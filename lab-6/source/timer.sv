==> flow/design.v <==
module flex_counter
#(
	parameter NUM_CNT_BITS = 4
)
(
	input wire clk,
	input wire n_rst,
	input wire clear,
	input wire count_enable,
	input wire [NUM_CNT_BITS-1:0] rollover_val,
	output reg [NUM_CNT_BITS-1:0] count_out,
	output reg rollover_flag
);
	reg [NUM_CNT_BITS-1:0] nxt_count_out;
	reg nxt_rollover_flag;
	always_ff @ (posedge clk, negedge n_rst)
	begin
		if (1'b0 == n_rst)
		begin
			count_out <= 1'b0;
			rollover_flag <= 1'b0;
		end
		else begin
			count_out <= nxt_count_out;
			rollover_flag <= nxt_rollover_flag;
		end
	end
	always_comb
	begin
		nxt_count_out = count_out;
		nxt_rollover_flag = 1'b0;
		if (clear == 1)
		begin
			nxt_count_out = 1'b0;
			nxt_rollover_flag = 1'b0;
		end
		else begin
			if (count_enable == 1'b1)
			begin
				if (rollover_val == count_out)
				begin
					nxt_count_out = 1;
				end
				else begin
					nxt_count_out = count_out + 1;
				end		
			end
			if (rollover_val == nxt_count_out)
			begin
				nxt_rollover_flag = 1;
			end	
		end
	end
endmodule
module timer
(
	input wire clk, 
	input wire n_rst, 
	input wire enable_timer,
	output reg shift_enable,
	output reg packet_done
);
	flex_counter #(
			.NUM_CNT_BITS(4)
	)
	COUNT_CLK
	(
		.clk(clk),
		.n_rst(n_rst),
		.clear(!enable_timer),
		.count_enable(enable_timer),
		.rollover_val(4'd10),
		.count_out(),
		.rollover_flag(shift_enable)
	);
	flex_counter #(
			.NUM_CNT_BITS(4)
	)
	COUNT_BIT
	(
		.clk(clk),
		.n_rst(n_rst),
		.clear(!enable_timer),
		.count_enable(shift_enable),
		.rollover_val(4'd9),
		.count_out(),
		.rollover_flag(packet_done)
	);
endmodule
# Step by step through the tools: timer
# The steps from the RTL of timer to its reports follow in flow order.
# Lines are those of the file above, counted from 1.
# Operators: Yosys type, input widths -> output width; for muxes data width and select width s.
# Library cell names are shortened.
# The mark n/a stands for no value.
# inputs
top,timer
clock_port,clk
cell_library,sky130hd
corner,tt_025C_1v80

# Word level
# Source: Yosys, flattened and elaborated, memories not mapped. Widths are those after wreduce; folded enables and synchronous resets count as part of the registers. Registers that Yosys merges into a memory's read port (data or address) are not register bits. Print and check cells do not count. Equal cells are merged and count once.
# bits
out_inout_bits,2
ff_bits,10
# op_classes
n_mux,11
add_sub_neg,2
n_eq,4
# op_table
cell,count
$mux 4,7
$eq 4x4->1 const A,4
$add 4x1->4 const B,2
$mux 1,4

# Depth
# Depth = most cells in a row (Yosys ltp): at word level without a register or memory, in the mapped netlist without a sequential cell, where the memories' decode and read muxes count.
# logic_depth
depth_word,7
ABC_AREA,0
ltp_mapped,3
depth_no_buf,3

# Mapped cells and area
# Source: synth_stat.txt of the flow (Yosys; design flattened, memories mapped). It holds for the ABC_AREA given above (unset counts as 0); a run with the other value may have another netlist.
# synth_totals
cell_count,45
sequential_area_um2,250.2
area_um2,467.9
n_buf,0
ffs,10
# types
cell,count
dfrtp_1,10
nor2b_1,7
o21ai_0,5
xnor2_1,2
a21boi_0,2
and2_1,2
and4b_2,1
nand2_1,3
and3b_1,1
xor2_1,1
a21boi_1,1
o21a_1,1
a31oi_1,1
and3_1,1
nand2_2,1
nand2b_1,1
or3_1,1
nand3_1,1
# Not listed: further types 3, cells in them 3.
# By module: a second synthesis without flattening, with its own total; a netlist apart from the flattened one above.
# hier_totals
cells_unflattened,117
hier_area_um2,967.2
# Each row is one instance without its submodules.
# modules
module,mod_seq_area_um2,n_cells,mod_area_um2,n_inst
flex_counter (NUM_CNT_BITS=4),125.1,57,478.0,2
timer,0.0,3,11.3,1

# Timing after synthesis
# Path of least setup slack by OpenSTA after synthesis, without wires, with an ideal clock, recovery checks aside; 20% of the period is set as input and as output delay. Where synthesis merged equal registers, the netlist keeps one of their names.
# synth_path
kind,reg2reg
from,register COUNT_CLK.rollover_flag
to,register COUNT_BIT.count_out[1]
slack_ns,0.171
tclk_ns,1.23
stages,4
path_buffers,0
arrival_time_ns,0.982
t_first_pin_ns,0.000
path_delay_ns,1.060
synth_period_reached_ns,1.059
# "path_delay_ns" is the arrival time less input delay plus setup time.
# "stages" counts driving pins, that of a launching flip-flop among them; a cell with two outputs on the path counts twice.
# "synth_period_reached_ns" = period - worst setup slack (recovery checks aside). The figure is calculated, with input and output delays left at 20% of the set period.
# Between the ends stands the longest chain of elaborated cells between them, by number of cells; it is not shown to be the way that was timed. Of several equally long chains one is given.
# Each line given opens the expression or statement behind the cell; cells for indexed reads and writes are added by Yosys, which also makes memories of some case tables.
# synth_between
path_cell_list,dfrtp_1 nand2_2 or3_1 a21boi_1
elab_chain_len,3
# synth_rtl
element,line,source
from (decl),12,output reg rollover_flag
from (assign),21,rollover_flag <= 1'b0;
from (assign),25,rollover_flag <= nxt_rollover_flag;
$mux 4,38,if (count_enable == 1'b1)
$mux 4 (2 in a row),32,if (clear == 1)
to (assign),20,count_out <= 1'b0;
to (assign),24,count_out <= nxt_count_out;
to (decl),11,"output reg [NUM_CNT_BITS-1:0] count_out,"

# Worst path after layout
# From the final timing report of stored run 1: the path of least setup slack in the routed layout; clock arrival at registers is part of the times.
# layout_path
kind,reg2reg
from,register COUNT_BIT.count_out[3]
to,register COUNT_BIT.count_out[1]
arrival_time_ns,1.28
slack_ns,-0.08
t_first_pin_ns,0.26
tclk_ns,1.0
stages,4
path_buffers,0
# Between the ends stands the longest chain of elaborated cells between them, by number of cells; it is not shown to be the way that was timed. Of several equally long chains one is given.
# layout_between
path_cell_list,dfrtp_1 nor2b_4 or3_1 a21boi_1
elab_chain_len,5
# layout_rtl
element,line,source
from (decl),11,"output reg [NUM_CNT_BITS-1:0] count_out,"
from (assign),20,count_out <= 1'b0;
from (assign),24,count_out <= nxt_count_out;
$eq 4x4->1,40,if (rollover_val == count_out)
$mux 4,40,
$mux 4,38,if (count_enable == 1'b1)
$mux 4 (2 in a row),32,if (clear == 1)
to (assign),20,
to (assign),24,
to (decl),11,

# Measured results for timer: 2 stored runs of the Yosys and OpenROAD flow on sky130hd. The settings differ; the order carries no meaning. The constraints put input and output delay at 20% of the set period each and load the outputs with 0.01 pF.
# "period_less_ws_ns" is the run's clock period less its worst setup slack. It is reckoned from that one timing run; input and output delays stay at 20% of the period that was set.
# "timing.worst_path_ns": the worst setup path's part of the clock period (all of it between registers, 20% less for each end at a port) less its slack. A launch clock that arrives late makes it longer, a capture clock that arrives late makes it shorter.
# "design_power_uw" rests on the timing tool's default activity at the inputs, not on a simulated workload.
# A setting shown as - is not set for that run.
run name,period_ns,CORE_UTILIZATION,SETUP_SLACK_MARGIN,PLACE_DENSITY_LB_ADDON,CORE_ASPECT_RATIO,ABC_AREA,GPL_TIMING_DRIVEN,CTS_CLUSTER_SIZE,CTS_CLUSTER_DIAMETER,MIN_ROUTING_LAYER,MAX_ROUTING_LAYER,CAP_MARGIN,CORE_MARGIN,SLEW_MARGIN,setup_worst_slack_ns,total_negative_slack_ns,synthArea_um2,die_um2,fin_util_frac,timing.worst_path_ns,critical_path_kind,design_power_uw,stdcell_area_um2,period_less_ws_ns
stored run 1,1.0,32,0.08,0.16,0.84,0,0,47,34,met1,met5,20,2,20,-0.085,-0.181,467.9,1785.3,0.477,1.08,reg2reg,849.2,644.4,1.085
stored run 2,0.722,40,-,-,-,-,-,-,-,-,-,20,2,20,-0.354,-2.851,467.9,1459.6,0.679,1.08,reg2reg,1102,744.5,1.076
