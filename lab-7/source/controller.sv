==> flow/design.v <==
module controller
(
	input wire clk,
	input wire n_rst,
	input wire dr,
	input wire lc,
	input wire overflow,
	output reg cnt_up,
	output reg clear,
	output reg modwait,
	output reg [2:0] op,
	output reg [3:0] src1,
	output reg [3:0] src2,
	output reg [3:0] dest,
	output reg err
);
	typedef enum bit [4:0] {IDLE, STORE, ZERO, SORT1, SORT2, SORT3, SORT4, 
				MUL1, ADD1, MUL2, SUB2, MUL3, ADD3, MUL4, SUB4,
				EIDLE, LOAD1, WAIT1, LOAD2, WAIT2, LOAD3, WAIT3, LOAD4
				} stateType;
	stateType state;
	stateType nxt_state;
	reg nxt_modwait;
	always_ff @(posedge clk, negedge n_rst)
	begin
		if (n_rst == 0)
		begin
			state <= IDLE;
			modwait <= 0;
		end
		else begin
			state <= nxt_state;
			modwait <= nxt_modwait;
		end
	end
	always_comb
	begin
		op = 3'b000;
		src1 = 4'd0;
		src2 = 4'd0;
		dest = 4'd0;
		err = 0;
		cnt_up = 0;
		clear = 0;
		nxt_modwait = modwait;
		nxt_state = state;
		case (state)
			IDLE:
			begin
				op = 3'b000;
				src1 = 4'd0;
				src2 = 4'd0;
				dest = 4'd0;
				err = 0;
				cnt_up = 0;
				clear = 0;
				nxt_modwait = 0;
				if (dr == 1)
				begin
					nxt_state = STORE;
				end
				else if (lc == 1)
				begin
 					nxt_state = LOAD1;
				end
				else begin
					nxt_state = IDLE;
				end
			end
			STORE:
			begin
				op = 3'b010;
				src1 = 4'd0;
				src2 = 4'd0;
				dest = 4'd5;
				err = 0;
				cnt_up = 0;
				clear = 0;
				nxt_modwait = 1;
				if (dr == 0)
				begin
 					nxt_state = EIDLE;
				end
				else begin
					nxt_state = ZERO;
				end
			end
			ZERO:
			begin
				op = 3'b101;
				src1 = 4'd0;
				src2 = 4'd0;
				dest = 4'd0;
				err = 0;
				cnt_up = 1;
				clear = 0;
				nxt_modwait = 1;
				nxt_state = SORT1;
			end
			SORT1:
			begin
				op = 3'b001;
				src1 = 4'd2;
				src2 = 4'd0;
				dest = 4'd1;
				err = 0;
				cnt_up = 0;
				clear = 0;
				nxt_modwait = 1;
				nxt_state = SORT2;
			end
			SORT2:
			begin
				op = 3'b001;
				src1 = 4'd3;
				src2 = 4'd0;
				dest = 4'd2;
				err = 0;
				cnt_up = 0;
				clear = 0;
				nxt_modwait = 1;
				nxt_state = SORT3;
			end
			SORT3:
			begin
				op = 3'b001;
				src1 = 4'd4;
				src2 = 4'd0;
				dest = 4'd3;
				err = 0;
				cnt_up = 0;
				clear = 0;
				nxt_modwait = 1;
				nxt_state = SORT4;
			end
			SORT4:
			begin
				op = 3'b001;
				src1 = 4'd5;
				src2 = 4'd0;
				dest = 4'd4;
				err = 0;
				cnt_up = 0;
				clear = 0;
				nxt_modwait = 1;
				nxt_state = MUL1;
			end
			MUL1:
			begin
				op = 3'b110;
				src1 = 4'd1;
				src2 = 4'd6;
				dest = 4'd10;
				err = 0;
				cnt_up = 0;
				clear = 0;
				nxt_modwait = 1;
				nxt_state = ADD1;
			end
			ADD1:
			begin
				op = 3'b100;
				src1 = 4'd0;
				src2 = 4'd10;
				dest = 4'd0;
				err = 0;
				cnt_up = 0;
				clear = 0;
				nxt_modwait = 1;
				if (overflow == 1)
				begin
					nxt_state = EIDLE;
				end
				else begin
					nxt_state = MUL2;
				end
			end
			MUL2:
			begin
				op = 3'b110;
				src1 = 4'd2;
				src2 = 4'd7;
				dest = 4'd10;
				err = 0;
				cnt_up = 0;
				clear = 0;
				nxt_modwait = 1;
				nxt_state = SUB2;
			end
			SUB2:
			begin
				op = 3'b101;
				src1 = 4'd0;
				src2 = 4'd10;
				dest = 4'd0;
				err = 0;
				cnt_up = 0;
				clear = 0;
				nxt_modwait = 1;
				if (overflow == 1)
				begin
					nxt_state = EIDLE;
				end
				else begin
					nxt_state = MUL3;
				end
			end
			MUL3:
			begin
				op = 3'b110;
				src1 = 4'd3;
				src2 = 4'd8;
				dest = 4'd10;
				err = 0;
				cnt_up = 0;
				clear = 0;
				nxt_modwait = 1;
				nxt_state = ADD3;
			end
			ADD3:
			begin
				op = 3'b100;
				src1 = 4'd0;
				src2 = 4'd10;
				dest = 4'd0;
				err = 0;
				cnt_up = 0;
				clear = 0;
				nxt_modwait = 1;
				if (overflow == 1)
				begin
					nxt_state = EIDLE;
				end
				else begin
					nxt_state = MUL4;
				end
			end
			MUL4:
			begin
				op = 3'b110;
				src1 = 4'd4;
				src2 = 4'd9;
				dest = 4'd10;
				err = 0;
				cnt_up = 0;
				clear = 0;
				nxt_modwait = 1;
				nxt_state = SUB4;
			end
			SUB4:
			begin
				op = 3'b101;
				src1 = 4'd0;
				src2 = 4'd10;
				dest = 4'd0;
				err = 0;
				cnt_up = 0;
				clear = 0;
				nxt_modwait = 1;
				if (overflow == 1)
				begin
					nxt_state = EIDLE;
				end
				else begin
					nxt_state = IDLE;
				end
			end
			LOAD1:
			begin
				op = 3'b011;
				src1 = 4'd0;
				src2 = 4'd0;
				dest = 4'd6;
				err = 0;
				cnt_up = 0;
				clear = 1;
				nxt_modwait = 1;
				nxt_state = WAIT1;
			end
			WAIT1:
			begin
				op = 3'b000;
				src1 = 4'd0;
				src2 = 4'd0;
				dest = 4'd0;
				err = 0;
				cnt_up = 0;
				clear = 0;
				nxt_modwait = 0;
				if (lc == 1)
				begin
					nxt_state = LOAD2;
				end
				else begin
					nxt_state = WAIT1;
				end
			end
			LOAD2:
			begin
				op = 3'b011;
				src1 = 4'd0;
				src2 = 4'd0;
				dest = 4'd7;
				err = 0;
				cnt_up = 0;
				clear = 0;
				nxt_modwait = 1;
				nxt_state = WAIT2;
			end
			WAIT2:
			begin
				op = 3'b000;
				src1 = 4'd0;
				src2 = 4'd0;
				dest = 4'd0;
				err = 0;
				cnt_up = 0;
				clear = 0;
				nxt_modwait = 0;
				if (lc == 1)
				begin
					nxt_state = LOAD3;
				end
				else begin
					nxt_state = WAIT2;
				end
			end
			LOAD3:
			begin
				op = 3'b011;
				src1 = 4'd0;
				src2 = 4'd0;
				dest = 4'd8;
				err = 0;
				cnt_up = 0;
				clear = 0;
				nxt_modwait = 1;
				nxt_state = WAIT3;
			end
			WAIT3:
			begin
				op = 3'b000;
				src1 = 4'd0;
				src2 = 4'd0;
				dest = 4'd0;
				err = 0;
				cnt_up = 0;
				clear = 0;
				nxt_modwait = 0;
				if (lc == 1)
				begin
					nxt_state = LOAD4;
				end
				else begin
					nxt_state = WAIT3;
				end
			end
			LOAD4:
			begin
				op = 3'b011;
				src1 = 4'd0;
				src2 = 4'd0;
				dest = 4'd9;
				err = 0;
				cnt_up = 0;
				clear = 0;
				nxt_modwait = 1;
				nxt_state = IDLE;
			end
			EIDLE:
			begin
				op = 3'b000;
				src1 = 4'd0;
				src2 = 4'd0;
				dest = 4'd0;
				err = 1;
				cnt_up = 0;
				clear = 0;
				nxt_modwait = 0;
				if (dr == 1)
				begin
					nxt_state = STORE;
				end
				else begin
					nxt_state = EIDLE;
				end
			end
		endcase
	end
endmodule
Step by step through the tools: controller
The steps from the RTL of controller to its reports follow in flow order.
Line numbers count from 1 in the design file above.
Operators: Yosys type, input widths -> output width; for muxes data width and select width s.
{ "design": {"top_module": "controller", "clk_port": "clk", "lib": "sky130hd", "corner": "tt_025C_1v80"} }

Word-level counts
Source: Yosys, flattened and elaborated, memories not mapped. Widths are those after wreduce. Registers that Yosys merges into a memory's read port (data or address) are not register bits. Print and check cells do not count.
{ "word_totals": {"register_bits": 6} }
{ "op_classes": {"n_eq": 22, "n_mux": 20, "n_reduce_logical": 14} }
{ "op_table": {"columns": ["op", "n"], "rows": [
  ["$pmux 5 s23", 1],
  ["$eq 5x4->1 const B", 8],
  ["$pmux 4 s10", 1],
  ["$eq 5x5->1 const B", 7],
  ["$reduce_bool 23->1", 1],
  ["$eq 5x3->1 const B", 4],
  ["$pmux 4 s5", 1],
  ["$reduce_or 18->1", 1],
  ["$pmux 3 s6", 1],
  ["$reduce_or 4->1", 4],
  ["$pmux 3 s5", 1],
  ["$mux 4", 3],
  ["$eq 5x2->1 const B", 2],
  ["$mux 5", 2],
  ["$mux 3", 3],
  ["$reduce_or 2->1", 4],
  ["$mux 2", 3],
  ["$eq 5x1->1 const B", 1],
  ["$logic_not 5->1", 1],
  ["$reduce_or 5->1", 1],
  ["$reduce_or 3->1", 1],
  ["$mux 1", 3],
  ["$reduce_bool 2->1", 1],
  ["$pmux 1 s2", 1]
]} }

Depth
Depth = most cells in a row (Yosys ltp): at word level without a register or memory, in the mapped netlist without a sequential cell, where the memories' decode and read muxes count.
{ "logic_depth": {"ltp_word": 3, "ABC_AREA": 0, "mapped_depth": 3} }

Mapped cells and area
Yosys stat after the flow's synthesis: flattened, memories mapped to cells. It holds for the ABC_AREA given above (unset counts as 0); a run with the other value may have another netlist.
The area totals of this step are shown rounded.
{ "mapped": {"flip_flops": 24, "buf_cells": 1, "stdcells": 71, "area_um2": 898, "sequential_area_um2": 602} }
{ "types": {"columns": ["type", "n", "type_area_um2"], "rows": [
  ["sky130_fd_sc_hd__dfrtp_1", 23, 575.552],
  ["sky130_fd_sc_hd__or4_1", 6, 45.043],
  ["sky130_fd_sc_hd__dfstp_2", 1, 26.275],
  ["sky130_fd_sc_hd__and2_1", 4, 25.024],
  ["sky130_fd_sc_hd__or3_1", 4, 25.024],
  ["sky130_fd_sc_hd__a21o_1", 3, 22.522],
  ["sky130_fd_sc_hd__nand2b_1", 3, 18.768],
  ["sky130_fd_sc_hd__nor2_1", 5, 18.768],
  ["sky130_fd_sc_hd__nor2b_1", 3, 18.768],
  ["sky130_fd_sc_hd__or4b_4", 1, 13.763],
  ["sky130_fd_sc_hd__or2_2", 2, 12.512],
  ["sky130_fd_sc_hd__or4_4", 1, 11.261],
  ["sky130_fd_sc_hd__nor3_1", 2, 10.01],
  ["sky130_fd_sc_hd__or4b_1", 1, 10.01],
  ["sky130_fd_sc_hd__o31a_1", 1, 8.758],
  ["sky130_fd_sc_hd__buf_4", 1, 7.507],
  ["sky130_fd_sc_hd__inv_1", 2, 7.507],
  ["sky130_fd_sc_hd__nand2_1", 2, 7.507]
]} }
Not listed: further types 6, cells in them 6.

Path before layout
Path of least setup slack by OpenSTA after synthesis, without wires, with an ideal clock, recovery checks aside; 20% of the period is set as input and as output delay. Where synthesis merged equal registers, the netlist keeps one of their names.
{ "synth_path": {"path_kind": "register -> output", "start": "register state", "end": "output op[0]", "tclk_ps": 2560, "setup_slack_ps": 286, "required_time_ps": 2048, "stages": 4, "n_path_buf": 0, "delay_ps": 1762, "t_arrival_ps": 1762, "period_less_setup_slack_ps": 2274} }
"delay_ps" is the arrival time less input delay plus setup time.
At an output port there is no setup time.
"stages" counts driving pins, that of a launching flip-flop among them; a cell with two outputs on the path counts twice.
"period_less_setup_slack_ps" = period - worst setup slack (recovery checks aside). The figure is calculated, with input and output delays left at 20% of the set period.
Where an end lacks its bit number, it is one bit of the signal, or one of the new flip-flops if synthesis recoded a state register.
{ "synth_via": {"cell_sequence": "sky130_fd_sc_hd__dfrtp_1 sky130_fd_sc_hd__or3_1 sky130_fd_sc_hd__or4_1 sky130_fd_sc_hd__or4b_1"} }
{ "synth_lines": {"columns": ["item", "line", "rtl"], "rows": [
  ["from (decl)", 21, "stateType state;"],
  ["from (assign)", 28, "state <= IDLE;"],
  ["from (assign)", 32, "state <= nxt_state;"],
  ["to (decl)", 11, "output reg [2:0] op,"]
]} }
No chain of elaborated cells between the ends is given.

Worst path after layout
From the final timing report of flow run B: the path of least setup slack in the routed layout; clock arrival at registers is part of the times.
The path's times are printed in steps of 10 ps; the period is the one set.
{ "layout_path": {"path_kind": "register -> output", "start": "register state", "end": "output op[0]", "stages": 5, "t_arrival_ps": 2160, "n_path_buf": 1, "tclk_ps": 1780, "setup_slack_ps": -730, "required_time_ps": 1420} }
Where an end lacks its bit number, it is one bit of the signal, or one of the new flip-flops if synthesis recoded a state register.
{ "layout_via": {"cell_sequence": "sky130_fd_sc_hd__dfrtp_1 sky130_fd_sc_hd__or3_1 sky130_fd_sc_hd__or4_4 sky130_fd_sc_hd__or4b_4 sky130_fd_sc_hd__buf_6"} }
{ "layout_lines": {"columns": ["item", "line", "rtl"], "rows": [
  ["from (decl)", 21, "stateType state;"],
  ["from (assign)", 28, "state <= IDLE;"],
  ["from (assign)", 32, "state <= nxt_state;"],
  ["to (decl)", 11, "output reg [2:0] op,"]
]} }
No chain of elaborated cells between the ends is given.

--- measured runs ---
Flow measurements of controller on sky130hd: 2 stored runs with different settings, listed in no order. Input and output delays are each 20% of the period that was set; the output load is 0.01 pF.
By "achieved_clock_period_ps" is meant the clock period of the run minus its worst setup slack. This is arithmetic on one report: input and output delays are still those of the set period (20% each).
"worst_path_time_ps" is the time allowed to the run's worst setup path (the clock period less input and output delay, where it has them) less its slack. Clock arrival times count: a late capture clock shortens it, a late launch clock lengthens it.
"fin_power_mw": no workload was simulated; the value follows from the tool's default switching activity.
"worst_path_time_ps" is known to 10 ps.
The results are shown rounded.

Flow run A
==> flow/run.sh <==
#!/bin/bash
# the make line also repeats the synthesis and layout settings of config.mk as NAME=value (left out here)
make -C /OpenROAD-flow-scripts/flow DESIGN_CONFIG=/design/flow/config.mk WORK_HOME=/design/flow/orfs CLKGATE_MAP_FILE= finish
==> flow/config.mk <==
export PLATFORM = sky130hd
export DESIGN_NAME = controller
export DESIGN_NICKNAME = controller
export VERILOG_FILES = /design/flow/design.v
export SDC_FILE = /design/flow/constraint.sdc
export NUM_CORES = 4
export LEC_CHECK = 0
export ABC_AREA = 0
export CAP_MARGIN = 20
export CELL_PAD_IN_SITES_GLOBAL_PLACEMENT = 3
export CORE_MARGIN = 5
export CORE_UTILIZATION = 54
export CTS_CLUSTER_DIAMETER = 158
export CTS_CLUSTER_SIZE = 11
export GPL_ROUTABILITY_DRIVEN = 0
export GPL_TIMING_DRIVEN = 1
export MAX_ROUTING_LAYER = met5
export PLACE_DENSITY_LB_ADDON = 0.15
export SETUP_SLACK_MARGIN = 0.18
export SLEW_MARGIN = 0
export TNS_END_PERCENT = 15
==> flow/constraint.sdc <==
create_clock -name core_clock -period 1.97 [get_ports {clk}]
set_input_delay 0.3940 -clock core_clock [delete_from_list [all_inputs] [get_ports {clk}]]
set_output_delay 0.3940 -clock core_clock [all_outputs]
set_load 0.01 [all_outputs]

==> results of flow run A, as JSON <==
{
  "outcome": "incomplete, placement halted on FLW-0024"
}

Flow run B
==> flow/run.sh <==
#!/bin/bash
# the make line also repeats the synthesis and layout settings of config.mk as NAME=value (left out here)
make -C /OpenROAD-flow-scripts/flow DESIGN_CONFIG=/design/flow/config.mk WORK_HOME=/design/flow/orfs CLKGATE_MAP_FILE= finish
==> flow/config.mk <==
export PLATFORM = sky130hd
export DESIGN_NAME = controller
export DESIGN_NICKNAME = controller
export VERILOG_FILES = /design/flow/design.v
export SDC_FILE = /design/flow/constraint.sdc
export NUM_CORES = 4
export LEC_CHECK = 0
export CAP_MARGIN = 20
export CELL_PAD_IN_SITES_GLOBAL_PLACEMENT = 2
export CORE_MARGIN = 10
export CORE_UTILIZATION = 28
export CTS_CLUSTER_SIZE = 82
export MAX_ROUTING_LAYER = met5
export MIN_ROUTING_LAYER = met2
export PLACE_DENSITY_LB_ADDON = 0.28
export SETUP_SLACK_MARGIN = 0.1
export SLEW_MARGIN = 20
export TNS_END_PERCENT = 65
==> flow/constraint.sdc <==
create_clock -name core_clock -period 1.78 [get_ports {clk}]
set_input_delay 0.3560 -clock core_clock [delete_from_list [all_inputs] [get_ports {clk}]]
set_output_delay 0.3560 -clock core_clock [all_outputs]
set_load 0.01 [all_outputs]

==> results of flow run B, as JSON <==
{
  "achieved_clock_period_ps": 2513,
  "yosys.chip_area_um2": 898,
  "finalCellArea_um2": 1460,
  "ws_setup_ps": -733,
  "die_um2": 5870,
  "fin_power_mw": 1.14,
  "finish.utilization_pct": 47.7,
  "worst_path_time_ps": 2160,
  "worst_path_kind": "register -> output",
  "setup_tns_ps": -3070
}
--- end ---
